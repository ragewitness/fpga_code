==> flow/design.v <==
module PWM_play#(parameter LOD = 4095 )(
        input pwm_clk,
        input [15:0] pwm_data,   
        output reg audio_out 
);
    wire [31:0] temp_data; 
    wire [11:0] mapped_data;
    wire [11:0] pwm_door; 
    assign temp_data = pwm_data * LOD;   
    assign mapped_data = (temp_data + 32768) >> 16;  
    assign pwm_door = LOD - mapped_data;    
    reg[11:0] pwm_counter = 1;
    always @(posedge pwm_clk) begin
       if (pwm_counter < LOD) begin
            if (pwm_counter >= pwm_door ) begin
                audio_out <=1;
            end else begin
                audio_out <=0;
            end
            pwm_counter <= pwm_counter + 1;
       end else begin
        pwm_counter <=1;
        audio_out<=0;
       end
    end
endmodule
From RTL to reports: PWM_play
Tool output for the design above, in the order of the flow. Line numbers count from 1 in the design file above. The mark -- stands for no value.

Top module: PWM_play. Clock input: pwm_clk. Standard-cell library: sky130hd. Timing corner: tt_025C_1v80.

After elaboration
Counts by Yosys on the flattened word-level netlist (proc, flatten, opt, wreduce; memories kept). Register bits leave out memories and registers merged into their read ports (data or address); mux counts leave out enables and synchronous resets folded into registers. Print and check cells are left out. Cells with the same type and inputs are merged into one.

Add/subtract/negate cells: 3. The entry for multipliers reads 1. The figure for magnitude comparators is 2. For multiplexer cells the number is 1.

Operators with widths (count): 16-bit by 12-bit multiplier with 28-bit output with constant B (1); 28-bit by 16-bit adder with 28-bit output with constant B (1); 12-bit by 1-bit adder with 12-bit output with constant B (1); 12-bit subtractor with constant A (1); 12-bit greater-or-equal comparator (1); 12-bit less-than comparator with constant B (1); 1-bit 2-to-1 mux (1).

Under bits in registers stands 13. The entry for bits of input ports reads 17. Elaborated cells: 9.

Logic depth
Longest topological path by Yosys (ltp), each cell counted once; first at word level (registers and memories cut), then after technology mapping (sequential cells cut; the memories' decode and read muxes count).

The figure for depth after elaboration is 5. The entry for ABC_AREA reads 0. The figure for gate-level depth with buffers is 27.

Synthesis result
Source: synth_stat.txt of the flow (Yosys; design flattened, memories mapped). It holds for the ABC_AREA given above (unset counts as 0); a run with the other value may have another netlist. Totals and module areas in this step are rounded.

The entry for standard cells after synthesis reads 485. The entry for cell area after synthesis reads 4730 µm². Under mapped flip-flops stands 13. For buffer cells the number is 1.

Cell types: sky130_fd_sc_hd__fa_1 (count 98, area in all 1.96E+03 µm²); sky130_fd_sc_hd__ha_1 (count 85, area in all 1063.52 µm²); sky130_fd_sc_hd__inv_1 (count 155, area in all 581.808 µm²); sky130_fd_sc_hd__dfxtp_1 (count 13, area in all 260.25 µm²); sky130_fd_sc_hd__xor2_1 (count 11, area in all 96.342 µm²); sky130_fd_sc_hd__xnor2_1 (count 10, area in all 87.584 µm²); sky130_fd_sc_hd__a21o_1 (count 9, area in all 67.565 µm²); sky130_fd_sc_hd__a21oi_1 (count 13, area in all 65.062 µm²); sky130_fd_sc_hd__nand2_1 (count 14, area in all 52.55 µm²); sky130_fd_sc_hd__nor2_1 (count 14, area in all 52.55 µm²); sky130_fd_sc_hd__and3_1 (count 7, area in all 43.792 µm²); sky130_fd_sc_hd__nand3_1 (count 7, area in all 35.034 µm²); sky130_fd_sc_hd__o21ai_0 (count 7, area in all 35.034 µm²); sky130_fd_sc_hd__nand4_1 (count 5, area in all 31.28 µm²); sky130_fd_sc_hd__o211ai_1 (count 4, area in all 30.029 µm²); sky130_fd_sc_hd__a31oi_1 (count 4, area in all 25.024 µm²); sky130_fd_sc_hd__a31oi_4 (count 1, area in all 21.27 µm²); sky130_fd_sc_hd__nand2b_1 (count 3, area in all 18.768 µm²).

Other cell types: 21; their cells: 25.

Worst setup path after synthesis
Source: OpenSTA report_checks on the synthesized netlist (no wires, ideal clock, input and output delay 20% of the period each), path of least setup slack; recovery checks are left aside. Register names are those of the netlist, which keeps one name where synthesis merged equal registers.

Path kind: input to register. Start: input port pwm_data[3]. End: register audio_out. Period: 7.83 ns. Library setup time: 0.127 ns. The entry for data arrival time reads 6.907 ns. Data required time: 7.703 ns. The entry for path slack reads 0.797 ns. Under path delay stands 5.468 ns. For driving pins on the path the number is 24. The entry for path buffers reads 0. Under period reached after synthesis stands 7.033 ns.

"path delay" = arrival - input delay + setup time. "driving pins on the path" counts driving pins, that of a launching flip-flop among them; a cell with two outputs on the path counts twice. "period reached after synthesis" is the clock period less the worst setup slack; recovery checks do not enter. This is arithmetic on one report: input and output delays are still those of the set period (20% each). Between the ends stands the longest chain of elaborated cells between them, by number of cells; it is not shown to be the way that was timed. Of several equally long chains one is given. A line is the first line of the expression or statement that the cell stems from. Yosys adds cells for indexed reads and writes and turns some case tables into memories. At most two assigning lines are given for a register; there are more.

Path through: sky130_fd_sc_hd__inv_1 sky130_fd_sc_hd__fa_1 sky130_fd_sc_hd__inv_1 sky130_fd_sc_hd__fa_1 sky130_fd_sc_hd__fa_1 sky130_fd_sc_hd__fa_1 sky130_fd_sc_hd__inv_1 sky130_fd_sc_hd__fa_1 sky130_fd_sc_hd__inv_1 sky130_fd_sc_hd__ha_1 sky130_fd_sc_hd__nand3_1 sky130_fd_sc_hd__a31oi_1 sky130_fd_sc_hd__nand2_1 sky130_fd_sc_hd__o21ai_0 sky130_fd_sc_hd__a21oi_1 sky130_fd_sc_hd__xor2_1 sky130_fd_sc_hd__ha_1 sky130_fd_sc_hd__nand2b_1 sky130_fd_sc_hd__a21o_1 sky130_fd_sc_hd__a21o_1 sky130_fd_sc_hd__a211oi_1 sky130_fd_sc_hd__o21bai_1 sky130_fd_sc_hd__a31oi_1 sky130_fd_sc_hd__o22ai_1. Under length of the longest elaborated chain stands 5.

Ends and longest elaborated chain, after synthesis: from (decl) (line 3) `input [15:0] pwm_data,`; 16-bit by 12-bit multiplier with 28-bit output (line 9) `assign temp_data = pwm_data * LOD;`; 28-bit by 16-bit adder with 28-bit output (line 10) `assign mapped_data = (temp_data + 32768) >> 16;`; 12-bit subtractor (line 11) `assign pwm_door = LOD - mapped_data;`; 12-bit greater-or-equal comparator (line 15) `if (pwm_counter >= pwm_door ) begin`; 1-bit 2-to-1 mux (line 15); to (assign) (line 16) `audio_out <=1;`; to (assign) (line 18) `audio_out <=0;`; to (decl) (line 4) `output reg audio_out`.

Path in the finished layout
Path of least setup slack in the final report of stored run 1 (OpenROAD, finished layout, wires in). Where an end is a register, its clock arrival counts in the times.

Path kind: input to register. Start: input port pwm_data[11]. End: register audio_out. Period: 8.09 ns. Library setup time: 0.13 ns. The entry for data arrival time reads 7.71 ns. Data required time: 8.20 ns. The entry for path slack reads 0.49 ns. For driving pins on the path the number is 23. The entry for path buffers reads 1.

Between the ends stands the longest chain of elaborated cells between them, by number of cells; it is not shown to be the way that was timed. Of several equally long chains one is given. At most two assigning lines are given for a register; there are more.

Path through: sky130_fd_sc_hd__clkdlybuf4s50_1 sky130_fd_sc_hd__inv_1 sky130_fd_sc_hd__fa_1 sky130_fd_sc_hd__fa_1 sky130_fd_sc_hd__inv_1 sky130_fd_sc_hd__fa_1 sky130_fd_sc_hd__fa_1 sky130_fd_sc_hd__inv_1 sky130_fd_sc_hd__fa_1 sky130_fd_sc_hd__inv_1 sky130_fd_sc_hd__ha_1 sky130_fd_sc_hd__a21oi_1 sky130_fd_sc_hd__o21ai_2 sky130_fd_sc_hd__a31oi_4 sky130_fd_sc_hd__and2b_2 sky130_fd_sc_hd__nor2_1 sky130_fd_sc_hd__xnor2_1 sky130_fd_sc_hd__ha_1 sky130_fd_sc_hd__a21o_1 sky130_fd_sc_hd__a211oi_1 sky130_fd_sc_hd__o21bai_1 sky130_fd_sc_hd__a31oi_1 sky130_fd_sc_hd__o22ai_1. Under length of the longest elaborated chain stands 5.

Ends and longest elaborated chain, after layout: from (decl) (line 3) `input [15:0] pwm_data,`; 16-bit by 12-bit multiplier with 28-bit output (line 9) `assign temp_data = pwm_data * LOD;`; 28-bit by 16-bit adder with 28-bit output (line 10) `assign mapped_data = (temp_data + 32768) >> 16;`; 12-bit subtractor (line 11) `assign pwm_door = LOD - mapped_data;`; 12-bit greater-or-equal comparator (line 15) `if (pwm_counter >= pwm_door ) begin`; 1-bit 2-to-1 mux (line 15); to (assign) (line 16) `audio_out <=1;`; to (assign) (line 18) `audio_out <=0;`; to (decl) (line 4) `output reg audio_out`.

Settings and measured results of 2 stored flow runs for module PWM_play (sky130hd), not sorted in any way. The constraints put input and output delay at 20% of the set period each and load the outputs with 0.01 pF. Values from the reports are rounded here.

Stored run 1 has these settings: period_ns 8.09; CORE_UTILIZATION 33; CAP_MARGIN 20; CORE_MARGIN 2; SLEW_MARGIN 20. The post-route utilization is 0.377. The setup slack of the worst path reads 0.489 ns. The measured post-route setup TNS is 0.000 ns. For the worst hold slack after layout the run shows 0.452 ns. The overall die area is 15300 µm². The standard-cell area after layout stands at 5250 µm². The mapped cell area after synthesis comes to 4730 µm².

Stored run 2 has these settings: period_ns 13.7; CORE_UTILIZATION 17; PLACE_DENSITY 0.64; CORE_MARGIN 7; CELL_PAD_IN_SITES_DETAIL_PLACEMENT 0; TNS_END_PERCENT 75; CTS_CLUSTER_SIZE 33; MAX_ROUTING_LAYER met4; CAP_MARGIN 20; SLEW_MARGIN 20. The post-route utilization is 0.201. The setup slack of the worst path reads 4.78 ns. The measured post-route setup TNS is 0.000 ns. For the worst hold slack after layout the run shows 0.450 ns. The overall die area is 32700 µm². The standard-cell area after layout stands at 5440 µm². The mapped cell area after synthesis comes to 4730 µm².
