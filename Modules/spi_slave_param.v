==> flow/design.v <==
`timescale 1ns/1ps
module spi_slave_param
(
    input  wire sclk,     
    input  wire cs_n,     
    input  wire mosi,     
    output reg  miso      
);
    localparam WAIT1    = 3'd0;
    localparam WAIT2    = 3'd1;
    localparam READ_TAG = 3'd2;
    localparam READ_DAT = 3'd3;
    localparam FEEDBACK = 3'd4;
    reg [2:0]  state;        
    reg [2:0]  bit_cnt;      
    reg [7:0]  shift_reg;    
    reg [7:0]  byte_rcv;     
    reg [7:0]  tag_byte;     
    reg [7:0]  data_byte;    
    reg [7:0]  regs [7:0];   
    reg [2:0]  fb_ptr;       
    always @(negedge sclk or posedge cs_n) begin
        if (cs_n) begin
            miso   <= 1'bz;
            fb_ptr <= 3'd0;
        end else if (state == FEEDBACK) begin
            miso <= regs[fb_ptr][7 - bit_cnt];
        end
    end
    always @(posedge sclk or posedge cs_n) begin
        if (cs_n) begin
            state    <= WAIT1;
            bit_cnt  <= 3'd0;
            shift_reg<= 8'd0;
            byte_rcv <= 8'd0;
            tag_byte <= 8'd0;
            data_byte<= 8'd0;
        end
        else begin
            shift_reg <= { shift_reg[6:0], mosi };
            if (bit_cnt == 3'd7) begin
                byte_rcv <= { shift_reg[6:0], mosi };
                case (state)
                    WAIT1: begin
                        if ({ shift_reg[6:0], mosi } == 8'h7E)
                            state <= WAIT2;
                        else
                            state <= WAIT1;
                    end
                    WAIT2: begin
                        if ({ shift_reg[6:0], mosi } == 8'h7E)
                            state <= READ_TAG;
                        else begin
                            if ({ shift_reg[6:0], mosi } == 8'h7E)
                                state <= WAIT2;
                            else
                                state <= WAIT1;
                        end
                    end
                    READ_TAG: begin
                        tag_byte <= { shift_reg[6:0], mosi };
                        state    <= READ_DAT;
                    end
                    READ_DAT: begin
                        data_byte <= { shift_reg[6:0], mosi };
                        if (tag_byte == 8'h88) begin
                            fb_ptr <= 3'd0;
                            state  <= FEEDBACK;
                        end else begin
                            if (tag_byte < 8'h08) begin
                                regs[tag_byte[2:0]] <= { shift_reg[6:0], mosi };
                            end
                            state <= WAIT1;   
                        end
                    end
                    FEEDBACK: begin
                        if (fb_ptr == 3'd7) begin
                            state <= WAIT1;    
                        end
                        fb_ptr <= fb_ptr + 1'b1;
                    end
                    default: state <= WAIT1;
                endcase
                bit_cnt <= 3'd0;   
            end
            else begin
                bit_cnt <= bit_cnt + 1'b1;
            end
        end
    end
endmodule
== From RTL to reports: spi_slave_param ==
What the tools print for spi_slave_param, step after step.
Line numbers count from 1 in the design file above.
Not given: -
Inputs
  top: spi_slave_param
  clock: sclk
  cell library: sky130hd
  timing corner: tt_025C_1v80

== Elaborated design ==
Counts by Yosys on the flattened word-level netlist (proc, flatten, opt, wreduce). Print and check cells are left out. Cells with the same type and inputs are merged into one.
Cells by class
  bitwise gates (word level): 3
  $mul: 0
  div/mod/pow operators: 0
  multiplexer cells: 6
  shift-type cells: 1
  reductions and logical operators: 5
  add/subtract/negate cells: 2
  $lt $le $gt $ge: 1
  eq/ne operators: 7
Operator list (number)
  3-bit parallel mux with 5-bit select: 1
  8-bit by 4-bit < comparator with 1-bit output (second input constant): 1
  8-bit by 4-bit variable part select with 1-bit output: 1
  8-bit by 7-bit equality test with 1-bit output (second input constant): 1
  8-bit equality test (second input constant): 1
  8-bit 2-to-1 mux: 1
  3-bit by 2-bit equality test with 1-bit output (second input constant): 2
  3-bit equality test (second input constant): 2
  3-bit zero test: 2
  6-bit AND reduction: 1
  3-bit 2-to-1 mux: 2
  2-bit AND reduction: 2
  3-bit by 3-bit subtractor with 4-bit output (first input constant): 1
  1-bit inverter: 3
  3-bit by 1-bit adder with 3-bit output (second input constant): 1
  3-bit by 1-bit equality test with 1-bit output (second input constant): 1
  2-bit 2-to-1 mux: 1
  1-bit 2-to-1 mux: 1
Bit counts
  word width x clocked read ports: 0
  output and inout bits: 1
  bits in writable memories: 0
  ROM bits: 0
  register bits: 30
  latch bits: 0
  bits of input ports: 3
  memory cells: 0
  cells after elaboration: 31

== Depth ==
Longest topological path by Yosys (ltp), each cell counted once; first at word level (registers and memories cut), then after technology mapping (sequential cells cut; the memories' decode and read muxes count).
Logic depth
  depth in word-level cells: 3
  ABC_AREA: 0
  mapped depth: 5
  gate-level depth less buffers: 5

== Synthesis result ==
The flow's flattened synthesis, as Yosys stat reports it; memories are mapped. The netlist is that of the ABC_AREA named above (0 if unset); the other value can give another one.
Totals and module areas in this step are rounded.
Mapped netlist
  cell count: 79
  buffers: 1
  sequential part of the area: 842.1 µm²
  mapped area: 1211 µm²
  mapped flip-flops: 32
Cell types
  sky130_fd_sc_hd__dfrtp_1: number 22, total area 550.528 µm²
  sky130_fd_sc_hd__edfxtp_1: number 8, total area 240.23 µm²
  sky130_fd_sc_hd__mux2_2: number 9, total area 101.347 µm²
  sky130_fd_sc_hd__ha_1: number 3, total area 37.536 µm²
  sky130_fd_sc_hd__dfstp_2: number 1, total area 26.275 µm²
  sky130_fd_sc_hd__dfrtn_1: number 1, total area 25.024 µm²
  sky130_fd_sc_hd__mux4_2: number 1, total area 22.522 µm²
  sky130_fd_sc_hd__nand2_1: number 6, total area 22.522 µm²
  sky130_fd_sc_hd__mux2i_1: number 2, total area 20.019 µm²
  sky130_fd_sc_hd__o22ai_1: number 3, total area 18.768 µm²
  sky130_fd_sc_hd__inv_1: number 4, total area 15.014 µm²
  sky130_fd_sc_hd__nor2_1: number 4, total area 15.014 µm²
  sky130_fd_sc_hd__nand4_2: number 1, total area 12.512 µm²
  sky130_fd_sc_hd__nor2b_1: number 2, total area 12.512 µm²
  sky130_fd_sc_hd__buf_6: number 1, total area 11.261 µm²
  sky130_fd_sc_hd__and4b_1: number 1, total area 10.01 µm²
  sky130_fd_sc_hd__nor4bb_1: number 1, total area 10.01 µm²
  sky130_fd_sc_hd__a31o_2: number 1, total area 8.758 µm²
Not listed: further types 8, cells in them 8.

# Flow runs of spi_slave_param

Measured results for spi_slave_param: 2 stored runs of the Yosys and OpenROAD flow on sky130hd. The settings differ; the order carries no meaning. The constraints put input and output delay at 20% of the set period each and load the outputs with 0.01 pF.
Results are given in rounded form.

==> job 1: settings <==
{ "period_ns": 1.84, "CORE_UTILIZATION": 20, "SETUP_SLACK_MARGIN": 0.38, "PLACE_DENSITY": 0.75, "CELL_PAD_IN_SITES_GLOBAL_PLACEMENT": 3, "ABC_AREA": 0, "CTS_CLUSTER_DIAMETER": 68, "MAX_ROUTING_LAYER": "met4", "CAP_MARGIN": 20, "CORE_MARGIN": 2, "SLEW_MARGIN": 20 }
==> job 1: results <==
utilization of the finished layout: 25.7 %
setup slack of the worst path: -0.361 ns
chip area in the Yosys report: 1211 µm²
post-route setup TNS: -0.620 ns
die area: 6695 µm²

==> job 2: settings <==
{ "period_ns": 2.53, "CORE_UTILIZATION": 66, "PLACE_DENSITY_LB_ADDON": 0.18, "CELL_PAD_IN_SITES_DETAIL_PLACEMENT": 2, "GPL_ROUTABILITY_DRIVEN": 0, "CTS_CLUSTER_DIAMETER": 43, "CAP_MARGIN": 40, "MAX_ROUTING_LAYER": "met5", "CORE_MARGIN": 2, "SLEW_MARGIN": 20 }
==> job 2: results <==
stopped before the end: placement reported DPL-0033
